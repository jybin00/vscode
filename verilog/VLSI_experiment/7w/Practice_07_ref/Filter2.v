==> flow/design.v <==
module Filter2(trans_out, trans_in, clk, rstn, c0, c1, c2, c3, c4);
    output signed[22-1:0] trans_out;  
    input signed[12-1:0] trans_in;    
    input clk, rstn;
    input signed[12-1:0] c0, c1, c2, c3, c4;  
    wire signed[20-1:0] mul0, mul1, mul2, mul3, mul4;  
    wire signed[12-1:0] x0; 
    d_ff_12bit stage0(x0, trans_in, clk, rstn); 
    wire signed[24-1:0] tmp4;
    assign tmp4 = x0 * c4;
    assign mul4 = tmp4[22:3] + {1'b0, tmp4[2]};
    wire signed[20-1:0] x4; 
    d_ff_20bit stage4(x4, mul4, clk, rstn); 
    wire signed[24-1:0] tmp3;
    assign tmp3 = x0 * c3;
    assign mul3 = tmp3[22:3] + {1'b0, tmp3[2]};
    wire signed[22-1:0] x3, sum3; 
    assign sum3 = x4 + mul3;
    d_ff_22bit stage3(x3, sum3, clk, rstn); 
    wire signed[24-1:0] tmp2;
    assign tmp2 = x0 * c2;
    assign mul2 = tmp2[22:3] + {1'b0, tmp2[2]};
    wire signed[22-1:0] x2, sum2; 
    assign sum2 = x3 + mul2;  
    d_ff_22bit stage2(x2, sum2, clk, rstn);
    wire signed[24-1:0] tmp1;
    assign tmp1 = x0 * c1;
    assign mul1 = tmp1[22:3] + {1'b0, tmp1[2]};
    wire signed[22-1:0] x1, sum1; 
    assign sum1 = x2 + mul1;
    d_ff_22bit stage1(x1, sum1, clk, rstn);
    wire signed[24-1:0] tmp0;
    assign tmp0 = x0 * c0;
    assign mul0 = tmp0[22:3] + {1'b0, tmp0[2]};
    wire signed[22-1:0] trans_out, sum0; 
    assign sum0 = x1 + mul0;
    d_ff_22bit filt_out(trans_out, sum0, clk, rstn);
endmodule
module d_ff_12bit(out, q, clk, rstn);
    output reg[12-1:0] out;
    input [12-1:0] q;
    input clk, rstn;
    always@ (posedge clk)
    begin
        if(rstn == 1'b0) out<= 12'b0;
        else out <= q;
    end
endmodule
module d_ff_22bit(out, q, clk, rstn);
    output reg[22-1:0] out;
    input [22-1:0] q;
    input clk, rstn;
    always@ (posedge clk)
    begin
        if(rstn == 1'b0) out<= 22'b0;
        else out <= q;
    end
endmodule
module d_ff_20bit(out, q, clk, rstn);
    output reg[20-1:0] out;
    input [20-1:0] q;
    input clk, rstn;
    always@ (posedge clk)
    begin
        if(rstn == 1'b0) out<= 20'b0;
        else out <= q;
    end
endmodule
* Tool chain data of Filter2
Tool output for the design above, in the order of the flow.
Lines are those of the file above, counted from 1.
Operators carry their Yosys type and port widths (W data, S select, Z words).
The mark - stands for no value.
- Top :: Filter2
- Clock input :: clk
- Cell library :: sky130hd
- Timing corner :: tt_025C_1v80

* After elaboration
Source: Yosys, flattened and elaborated, memories not mapped. Widths are those after wreduce; folded enables and synchronous resets count as part of the registers. Registers that Yosys merges into a memory's read port (data or address) are not register bits. Print and check cells do not count. Equal cells are merged and count once.
- Register bits :: 120
- Latch bits :: 0
- RAM bits :: 0
- ROM bits :: 0
- Clocked read ports x word width :: 0
- Memories :: 0
- Bits of input ports :: 74
- Output and inout port bits :: 22
- Cells after elaboration :: 20
- Add/subtract/negate cells :: 9
- $mul :: 5
- Divide/modulo/power cells :: 0
- $lt $le $gt $ge :: 0
- Equal/unequal tests :: 0
- Shift-type cells :: 0
- Muxes and demuxes :: 0
- Bitwise gates (word level) :: 0
- Reduce/logical cells :: 0
** Operator list (number)
- $mul A12 B12 Y23 :: 5
- $add A20 B1 Y20 :: 5
- $add A22 B20 Y22 :: 3
- $add A20 B20 Y21 :: 1

* Depth
Yosys ltp: most cells in a row. Word level: on the elaborated netlist, between registers, memories and ports. Mapped: between sequential cells and ports; inverters and the memories' decode and read muxes count.
- Depth after elaboration :: 3
- ABC_AREA :: 0
- Depth in mapped cells :: 34
- Mapped depth without buffers :: 32

* Synthesis result
Source: synth_stat.txt of the flow (Yosys; design flattened, memories mapped). It holds for the ABC_AREA given above (unset counts as 0); a run with the other value may have another netlist.
- Cells in the netlist :: 4069
- Cell area after synthesis :: 35108.7 um^2
- Sequential part of the area :: 2382.3 um^2
- Flip-flop cells :: 119
- Buffers :: 161
** Cell types
- sky130_fd_sc_hd__fa_1 :: number 674, total area 1.35E+04 um^2
- sky130_fd_sc_hd__ha_1 :: number 337, total area 4.22E+03 um^2
- sky130_fd_sc_hd__inv_1 :: number 843, total area 3.16E+03 um^2
- sky130_fd_sc_hd__dfxtp_1 :: number 119, total area 2.38E+03 um^2
- sky130_fd_sc_hd__nand2_1 :: number 493, total area 1.85E+03 um^2
- sky130_fd_sc_hd__and2_1 :: number 275, total area 1720.4 um^2
- sky130_fd_sc_hd__xnor2_1 :: number 154, total area 1.35E+03 um^2
- sky130_fd_sc_hd__xor2_1 :: number 99, total area 867.082 um^2
- sky130_fd_sc_hd__nor2_1 :: number 185, total area 694.416 um^2
- sky130_fd_sc_hd__clkbuf_1 :: number 157, total area 589.315 um^2
- sky130_fd_sc_hd__a21oi_1 :: number 117, total area 585.562 um^2
- sky130_fd_sc_hd__a21o_1 :: number 51, total area 382.867 um^2
- sky130_fd_sc_hd__o21ai_0 :: number 73, total area 365.35 um^2
- sky130_fd_sc_hd__nand2b_1 :: number 50, total area 312.8 um^2
- sky130_fd_sc_hd__nand3_1 :: number 54, total area 270.259 um^2
- sky130_fd_sc_hd__nor3_1 :: number 49, total area 245.235 um^2
- sky130_fd_sc_hd__o21bai_1 :: number 28, total area 210.202 um^2
- sky130_fd_sc_hd__o21a_1 :: number 23, total area 172.666 um^2
Other cell types: 66; their cells: 288.
The figures by module come from a second, unflattened synthesis with its own total; it is not the netlist above.
- Cell total of the unflattened synthesis :: 3982
- Area total of the unflattened synthesis :: 35157.5 um^2
Rows give one instance, submodules left out.
** Modules
- Filter2 :: instances 1, cells 3731, area 31776.7 um^2, sequential area 0.0 um^2
- d_ff_22bit :: instances 4, cells 46, area 620.6 um^2, sequential area 440.4 um^2
- d_ff_20bit :: instances 1, cells 42, area 561.8 um^2, sequential area 400.4 um^2
- d_ff_12bit :: instances 1, cells 25, area 336.6 um^2, sequential area 240.2 um^2

* Path before layout
Path of least setup slack by OpenSTA after synthesis, without wires, with an ideal clock, recovery checks aside; 20% of the period is set as input and as output delay. Where synthesis merged equal registers, the netlist keeps one of their names.
- Kind :: input-to-reg
- Start :: in c1[0]
- End :: reg stage1.out[21]
- Clock period :: 10.6 ns
- Input delay :: 2.120 ns
- Setup time :: 0.072 ns
- Launch time at the first pin :: 2.120 ns
- Arrival :: 8.875 ns
- Data required time :: 10.528 ns
- Path slack :: 1.653 ns
- Path delay :: 6.827 ns
- Stages :: 29
- Buffers on the path :: 2
- Synthesis period reached :: 8.947 ns
"path delay" is the arrival time less input delay plus setup time.
"stages" counts driving pins, that of a launching flip-flop among them; a cell with two outputs on the path counts twice.
"synthesis period reached" = period - worst setup slack (recovery checks aside). The figure is calculated, with input and output delays left at 20% of the set period.
Between the ends stands the longest chain of elaborated cells between them, by number of cells; it is not shown to be the way that was timed. Of several equally long chains one is given.
Each line given opens the expression or statement behind the cell; cells for indexed reads and writes are added by Yosys, which also makes memories of some case tables.
- Path through :: sky130_fd_sc_hd__clkbuf_1 -> sky130_fd_sc_hd__nand2_1 -> sky130_fd_sc_hd__fa_1 -> sky130_fd_sc_hd__inv_1 -> sky130_fd_sc_hd__ha_1 -> sky130_fd_sc_hd__inv_1 -> sky130_fd_sc_hd__fa_1 -> sky130_fd_sc_hd__inv_1 -> sky130_fd_sc_hd__fa_1 -> sky130_fd_sc_hd__inv_1 -> sky130_fd_sc_hd__fa_1 -> sky130_fd_sc_hd__inv_1 -> sky130_fd_sc_hd__ha_1 -> sky130_fd_sc_hd__clkbuf_1 -> sky130_fd_sc_hd__a21o_1 -> sky130_fd_sc_hd__or4_1 -> sky130_fd_sc_hd__a32o_1 -> sky130_fd_sc_hd__xnor2_1 -> sky130_fd_sc_hd__nor4_1 -> sky130_fd_sc_hd__inv_1 -> sky130_fd_sc_hd__nor2_1 -> sky130_fd_sc_hd__xor2_1 -> sky130_fd_sc_hd__ha_1 -> sky130_fd_sc_hd__a21oi_1 -> sky130_fd_sc_hd__nand2_1 -> sky130_fd_sc_hd__a41o_1 -> sky130_fd_sc_hd__a2111o_1 -> sky130_fd_sc_hd__a31o_2 -> sky130_fd_sc_hd__mux2i_1
- Length of the longest elaborated chain :: 3
- Elaborated cells on any way between the ends :: 3
- Source lines of those cells :: 3
- Classes of those cells :: 2 x add/sub; 1 x mul
** RTL lines, path post-synthesis
- start, declared :: RTL line 5 : input signed[12-1:0] c0, c1, c2, c3, c4;
- $mul A12 B12 Y23 :: RTL line 27 : assign tmp1 = x0 * c1;
- $add A20 B1 Y20 :: RTL line 28 : assign mul1 = tmp1[22:3] + {1'b0, tmp1[2]};
- $add A22 B20 Y22 :: RTL line 30 : assign sum1 = x2 + mul1;
- end, assigned :: RTL line 55 : if(rstn == 1'b0) out<= 22'b0;
- end, assigned :: RTL line 56 : else out <= q;
- end, declared :: RTL line 50 : output reg[22-1:0] out;

Filter2: 2 stored runs of the Yosys and OpenROAD flow on sky130hd. The settings differ; the order carries no meaning. The constraints put input and output delay at 20% of the set period each and load the outputs with 0.01 pF.

** Run A
- Settings :: period_ns=9.47; CORE_UTILIZATION=72; PLACE_DENSITY=0.59; CELL_PAD_IN_SITES_DETAIL_PLACEMENT=2; ABC_AREA=0; CTS_CLUSTER_SIZE=54; CAP_MARGIN=0; SLEW_MARGIN=25; MIN_ROUTING_LAYER=met1; CORE_MARGIN=2
- Outcome :: no results, placement failed with a tool error

** Run B
- Settings :: period_ns=7.07; CORE_UTILIZATION=53; CORE_MARGIN=4; CELL_PAD_IN_SITES_GLOBAL_PLACEMENT=2; CELL_PAD_IN_SITES_DETAIL_PLACEMENT=2; ABC_AREA=1; GPL_ROUTABILITY_DRIVEN=0; CTS_CLUSTER_DIAMETER=111; MIN_ROUTING_LAYER=met1; MAX_ROUTING_LAYER=met5; CAP_MARGIN=20; SLEW_MARGIN=20
- Outcome :: no results, placement failed with GPL-0301
