==> flow/design.v <==
module direct_filt(direct_out, direct_in, clk, rstn);
    output signed[22-1:0] direct_out;
    wire signed[26-1:0] temp_out;
    input signed [12-1:0] direct_in;
    input clk, rstn;
    wire signed [12-1:0] x1, x1_1, x1_2, x1_3;
    wire signed [16-1:0] x2, x2_1, x2_2, x2_3, x2_4;
    wire signed [13-1:0] x3, x3_1, x3_2;
    wire signed [16-1:0] x4, x4_1, x4_2, x4_3;
    D_FF_12bit FF01(x1, direct_in, clk, rstn);
    D_FF_12bit FF11(x1_1, x1, clk, rstn);
    D_FF_12bit FF12(x1_2, x1_1, clk, rstn);
    D_FF_12bit FF13(x1_3, x1_2, clk, rstn);
    assign x2 = (x1 <<< 3) + x1;     
    assign x3 = x1 + x1_2;           
    assign x4 = (x1 <<< 3) - x1;     
    D_FF_16bit FF021(x2_1, x2, clk, rstn);
    D_FF_16bit FF022(x2_2, x2_1, clk, rstn);
    D_FF_16bit FF023(x2_3, x2_2, clk, rstn);
    D_FF_16bit FF024(x2_4, x2_3, clk, rstn);
    D_FF_13bit FF031(x3_1, x3, clk, rstn);
    D_FF_13bit FF032(x3_2, x3_1, clk, rstn);
    D_FF_16bit FF041(x4_1, x4, clk, rstn);
    D_FF_16bit FF042(x4_2, x4_1, clk, rstn);
    D_FF_16bit FF043(x4_3, x4_2, clk, rstn);
    wire signed [18-1:0] x1_out; 
    wire signed [24-1:0] x2_out; 
    wire signed [26-1:0] x3_out; 
    wire signed [26-1:0] x4_out;  
    assign x1_out = x1_1 + (x1_3 <<< 5);  
    assign x2_out = (x2 <<< 6) + (x2_4 <<< 6) + (x2_4 <<< 1);  
    assign x3_out = x3 + (x3_2 <<< 10);  
    assign x4_out = (x4 <<< 2) + (x4_1 <<< 2) + (x4_2 <<< 2) - (x4_1 <<< 7)  - (x4_3 <<< 7) ;    
    assign temp_out = x1_out + x2_out + x3_out + x4_out;
    wire signed [22-1:0] mul_out;
    assign mul_out = temp_out[25-1:3] + {1'b0 , temp_out[2]};
    D_FF_22bit FFout(direct_out, mul_out, clk, rstn);
endmodule
module D_FF_22bit (FF_out, FF_in, clk, rstn);
    output signed [22-1:0] FF_out;
    input signed [22-1:0] FF_in;
    input clk, rstn;
    reg signed [22-1:0] FF_out;
    always @ (posedge clk) begin
        if(~rstn)
            FF_out <= 1'b0;
        else 
            FF_out <= FF_in;
    end
endmodule
module D_FF_12bit (FF_out, FF_in, clk, rstn);
    output signed [12-1:0] FF_out;
    input signed [12-1:0] FF_in;
    input clk, rstn;
    reg signed [12-1:0] FF_out;
    always @ (posedge clk) begin
        if(~rstn)
            FF_out <= 1'b0;
        else 
            FF_out <= FF_in;
    end
endmodule
module D_FF_13bit (FF_out, FF_in, clk, rstn);
    output signed [13-1:0] FF_out;
    input signed [13-1:0] FF_in;
    input clk, rstn;
    reg signed [13-1:0] FF_out;
    always @ (posedge clk) begin
        if(~rstn)
            FF_out <= 1'b0;
        else 
            FF_out <= FF_in;
    end
endmodule
module D_FF_16bit (FF_out, FF_in, clk, rstn);
    output signed [16-1:0] FF_out;
    input signed [16-1:0] FF_in;
    input clk, rstn;
    reg signed [16-1:0] FF_out;
    always @ (posedge clk) begin
        if(~rstn)
            FF_out <= 1'b0;
        else 
            FF_out <= FF_in;
    end
endmodule
module D_FF_15bit (FF_out, FF_in, clk, rstn);
    output signed [15-1:0] FF_out;
    input signed [15-1:0] FF_in;
    input clk, rstn;
    reg signed [15-1:0] FF_out;
    always @ (posedge clk) begin
        if(~rstn)
            FF_out <= 1'b0;
        else 
            FF_out <= FF_in;
    end
endmodule
### From RTL to reports: direct_filt

Tool output for the design above, in the order of the flow.
Lines are those of the file above, counted from 1.
Operators: Yosys type, input widths -> output width; for muxes data width and select width s.
Library cell names are shortened.
A cell with -- has no value.

| inputs | value |
|---|---|
| top | direct_filt |
| clock input | clk |
| cell library | sky130hd |
| corner | tt_025C_1v80 |

### Elaborated design

Yosys after proc, flatten, opt, wreduce and memory -nomap, before mapping. Enables and synchronous resets that opt folds into registers are not counted as muxes. Memory bits, and registers merged into a memory's read port (data or address), are not among the register bits. Print and check cells are not counted. Equal cells are merged and count once.

| cells by class | value |
|---|---|
| $add $sub $neg | 15 |

Operator list:

| kind | number |
|---|---|
| $add 18x24->25 | 1 |
| $sub 24x23->25 | 1 |
| $add 25x24->25 | 1 |
| $add 25x25->25 | 1 |
| $add 13x23->24 | 1 |
| $sub 20x23->24 | 1 |
| $add 23x17->24 | 1 |
| $add 22x22->23 | 1 |
| $add 22x1->22 | 1 |
| $add 19x18->20 | 1 |
| $add 18x18->19 | 1 |
| $add 12x17->18 | 1 |
| $add 15x12->16 | 1 |
| $sub 15x12->16 | 1 |
| $add 12x12->13 | 1 |

| storage and ports | value |
|---|---|
| register bits after elaboration | 208 |
| cells after elaboration | 29 |

### Logic depth

Longest topological path by Yosys (ltp), each cell counted once; first at word level (registers and memories cut), then after technology mapping (sequential cells cut; the memories' decode and read muxes count).

| depth | value |
|---|---|
| depth in word-level cells | 7 |
| ABC_AREA | 0 |
| depth in mapped cells | 32 |
| gate-level depth less buffers | 31 |

### After synthesis

Yosys stat after the flow's synthesis: flattened, memories mapped to cells. It holds for the ABC_AREA given above (unset counts as 0); a run with the other value may have another netlist.

Cells by type:

| type | number | area in all (um^2) |
|---|---|---|
| dfxtp_1 | 193 | 3.86E+03 |
| fa_1 | 179 | 3.58E+03 |
| inv_1 | 350 | 1,313.76 |
| ha_1 | 80 | 1,000.96 |
| and2_1 | 107 | 669.392 |
| nor2_1 | 105 | 394.128 |
| xnor2_1 | 44 | 385.37 |
| xor2_1 | 20 | 175.168 |
| a21oi_1 | 28 | 140.134 |
| nand2_1 | 28 | 105.101 |
| o21ai_0 | 20 | 100.096 |
| clkbuf_1 | 23 | 86.333 |
| nand2b_1 | 12 | 75.072 |
| nand3_1 | 14 | 70.067 |
| nor3_1 | 14 | 70.067 |
| a21o_1 | 9 | 67.565 |
| nor2b_1 | 9 | 56.304 |
| a211o_1 | 6 | 52.55 |

Not listed: further types 53, cells in them 101.

| mapped netlist | value |
|---|---|
| standard cells after synthesis | 1,342 |
| synthesis area | 13,055.0 um^2 |
| flip-flops | 193 |

By module: a second synthesis without flattening, with its own total; a netlist apart from the flattened one above.

| unflattened totals | value |
|---|---|
| cell total of the unflattened synthesis | 1,375 |
| area total of the unflattened synthesis | 13,939.6 um^2 |

Rows give one instance, submodules left out.

Modules:

| module | times used | cells | area (um^2) |
|---|---|---|---|
| direct_filt | 1 | 944 | 8,117.8 |
| D_FF_16bit | 7 | 33 | 446.7 |
| D_FF_12bit | 4 | 25 | 336.6 |
| D_FF_13bit | 2 | 27 | 364.1 |
| D_FF_22bit | 1 | 46 | 620.6 |

### Timing after synthesis

Source: OpenSTA report_checks on the synthesized netlist (no wires, ideal clock, input and output delay 20% of the period each), path of least setup slack; recovery checks are left aside. Register names are those of the netlist, which keeps one name where synthesis merged equal registers.

| timing path post-synthesis | value |
|---|---|
| kind | reg2reg |
| start point | register FF01.FF_out[1] |
| end point | register FFout.FF_out[21] |
| period | 12.6 ns |
| setup time | 0.116 ns |
| arrival | 7.423 ns |
| data required time | 12.484 ns |
| setup slack | 5.061 ns |
| path delay | 7.539 ns |
| driving pins on the path | 30 |
| synthesis period reached | 7.539 ns |

"path delay" = arrival - input delay + setup time.
"driving pins on the path" counts driving pins, that of a launching flip-flop among them; a cell with two outputs on the path counts twice.
"synthesis period reached" = period - worst setup slack (recovery checks aside). The figure is calculated, with input and output delays left at 20% of the set period.
Between the ends stands the longest chain of elaborated cells between them, by number of cells; it is not shown to be the way that was timed. Of several equally long chains one is given.
A line is the first line of the expression or statement that the cell stems from. Yosys adds cells for indexed reads and writes and turns some case tables into memories.

| between the ends, post-synthesis | value |
|---|---|
| path through | dfxtp_1 inv_1 fa_1 nor2b_1 o21ai_0 a21boi_0 o21ai_0 a21boi_0 o21ai_0 a21oi_1 o21a_1 fa_1 fa_1 inv_1 fa_1 fa_1 inv_1 fa_1 inv_1 ha_1 buf_2 nand2_1 o211ai_1 a21o_1 o211ai_2 or4_1 nand3b_4 nor4_4 a311o_1 o21ai_1 |
| length of the longest elaborated chain | 7 |

RTL lines, path post-synthesis:

| what | line | source |
|---|---|---|
| start: declaration | 52 | `output signed [12-1:0] FF_out;` |
| start: assignment | 58 | `FF_out <= 1'b0;` |
| start: assignment | 60 | `FF_out <= FF_in;` |
| $sub 15x12->16 | 16 | `assign x4 = (x1 <<< 3) - x1;` |
| $add 18x18->19 | 33 | `assign x4_out = (x4 <<< 2) + (x4_1 <<< 2) + (x4_2 <<< 2) - (x4_1 <<< 7)  - (x4_3 <<< 7) ;` |
| $add 19x18->20 | 33 |  |
| $sub 20x23->24 | 33 |  |
| $sub 24x23->25 | 33 |  |
| $add 25x25->25 | 34 | `assign temp_out = x1_out + x2_out + x3_out + x4_out;` |
| $add 22x1->22 | 36 | `assign mul_out = temp_out[25-1:3] + {1'b0 , temp_out[2]};` |
| end: assignment | 46 | `FF_out <= 1'b0;` |
| end: assignment | 48 | `FF_out <= FF_in;` |
| end: declaration | 40 | `output signed [22-1:0] FF_out;` |

### Worst path after layout

Path of least setup slack in the final report of flow run 1 (OpenROAD, finished layout, wires in). Where an end is a register, its clock arrival counts in the times.

| timing path post-layout | value |
|---|---|
| kind | reg2reg |
| start point | register FF01.FF_out[1] |
| end point | register FFout.FF_out[21] |
| period | 13.7 ns |
| setup time | 0.10 ns |
| arrival | 9.87 ns |
| data required time | 14.07 ns |
| setup slack | 4.20 ns |
| driving pins on the path | 29 |

Between the ends stands the longest chain of elaborated cells between them, by number of cells; it is not shown to be the way that was timed. Of several equally long chains one is given.

| between the ends, post-layout | value |
|---|---|
| path through | dfxtp_1 inv_1 fa_1 nor2b_1 o21ai_0 a21boi_0 o21ai_0 a21boi_0 o21ai_0 a21oi_1 o21a_1 fa_1 fa_1 inv_1 fa_1 fa_1 inv_1 fa_1 inv_1 ha_1 and4_1 nand2_1 a211oi_2 o211ai_2 or4_1 nand3b_4 nor4_4 a311o_1 o21ai_1 |
| length of the longest elaborated chain | 7 |

RTL lines, path post-layout:

| what | line | source |
|---|---|---|
| start: declaration | 52 | `output signed [12-1:0] FF_out;` |
| start: assignment | 58 | `FF_out <= 1'b0;` |
| start: assignment | 60 | `FF_out <= FF_in;` |
| $sub 15x12->16 | 16 | `assign x4 = (x1 <<< 3) - x1;` |
| $add 18x18->19 | 33 | `assign x4_out = (x4 <<< 2) + (x4_1 <<< 2) + (x4_2 <<< 2) - (x4_1 <<< 7)  - (x4_3 <<< 7) ;` |
| $add 19x18->20 | 33 |  |
| $sub 20x23->24 | 33 |  |
| $sub 24x23->25 | 33 |  |
| $add 25x25->25 | 34 | `assign temp_out = x1_out + x2_out + x3_out + x4_out;` |
| $add 22x1->22 | 36 | `assign mul_out = temp_out[25-1:3] + {1'b0 , temp_out[2]};` |
| end: assignment | 46 | `FF_out <= 1'b0;` |
| end: assignment | 48 | `FF_out <= FF_in;` |
| end: declaration | 40 | `output signed [22-1:0] FF_out;` |

Ticket comment

direct_filt through Yosys and OpenROAD on sky130hd: 2 stored runs, unordered, with their settings and measured results. The constraints put input and output delay at 20% of the set period each and load the outputs with 0.01 pF.
"period reached" = clock period - worst setup slack. The figure is calculated, with input and output delays left at 20% of the set period.
"time on the worst setup path" = time allowed to the worst setup path (clock period - input delay - output delay, where it has them) - its slack; a late launch clock adds to it, a late capture clock takes from it.

#### Flow run 1

| setting | value |
|---|---|
| period_ns | `13.7` |
| CORE_UTILIZATION | `61` |
| SETUP_SLACK_MARGIN | `2.93` |
| PLACE_DENSITY_LB_ADDON | `0.26` |
| CORE_ASPECT_RATIO | `1.3` |
| CELL_PAD_IN_SITES_GLOBAL_PLACEMENT | `1` |
| CELL_PAD_IN_SITES_DETAIL_PLACEMENT | `1` |
| SLEW_MARGIN | `15` |
| MIN_ROUTING_LAYER | `met2` |
| CAP_MARGIN | `20` |
| CORE_MARGIN | `2` |

| result | value |
|---|---|
| setup slack of the critical path | 4.200 ns |
| time on the worst setup path | 9.50 ns |
| worst path kind | reg2reg |
| period reached | 9.500 ns |
| standard-cell area after layout | 14,290.0 um^2 |
| total negative slack on setup checks | 0.000 ns |
| utilization after routing | 0.673 |
| worst hold slack after layout | 0.437 ns |
| synthesized cell area | 13,055.0 um^2 |
| area of the die | 22,597.7 um^2 |

#### Flow run 2

| setting | value |
|---|---|
| period_ns | `14.9` |
| CORE_UTILIZATION | `50` |
| CORE_ASPECT_RATIO | `1.1` |
| CORE_MARGIN | `7` |
| CELL_PAD_IN_SITES_GLOBAL_PLACEMENT | `3` |
| TNS_END_PERCENT | `65` |
| GPL_ROUTABILITY_DRIVEN | `1` |
| CTS_CLUSTER_DIAMETER | `257` |
| CAP_MARGIN | `35` |
| SLEW_MARGIN | `40` |

| result | value |
|---|---|
| setup slack of the critical path | 6.483 ns |
| time on the worst setup path | 8.42 ns |
| worst path kind | reg2reg |
| period reached | 8.417 ns |
| standard-cell area after layout | 14,317.5 um^2 |
| total negative slack on setup checks | 0.000 ns |
| utilization after routing | 0.562 |
| worst hold slack after layout | 0.430 ns |
| synthesized cell area | 13,055.0 um^2 |
| area of the die | 30,835.7 um^2 |
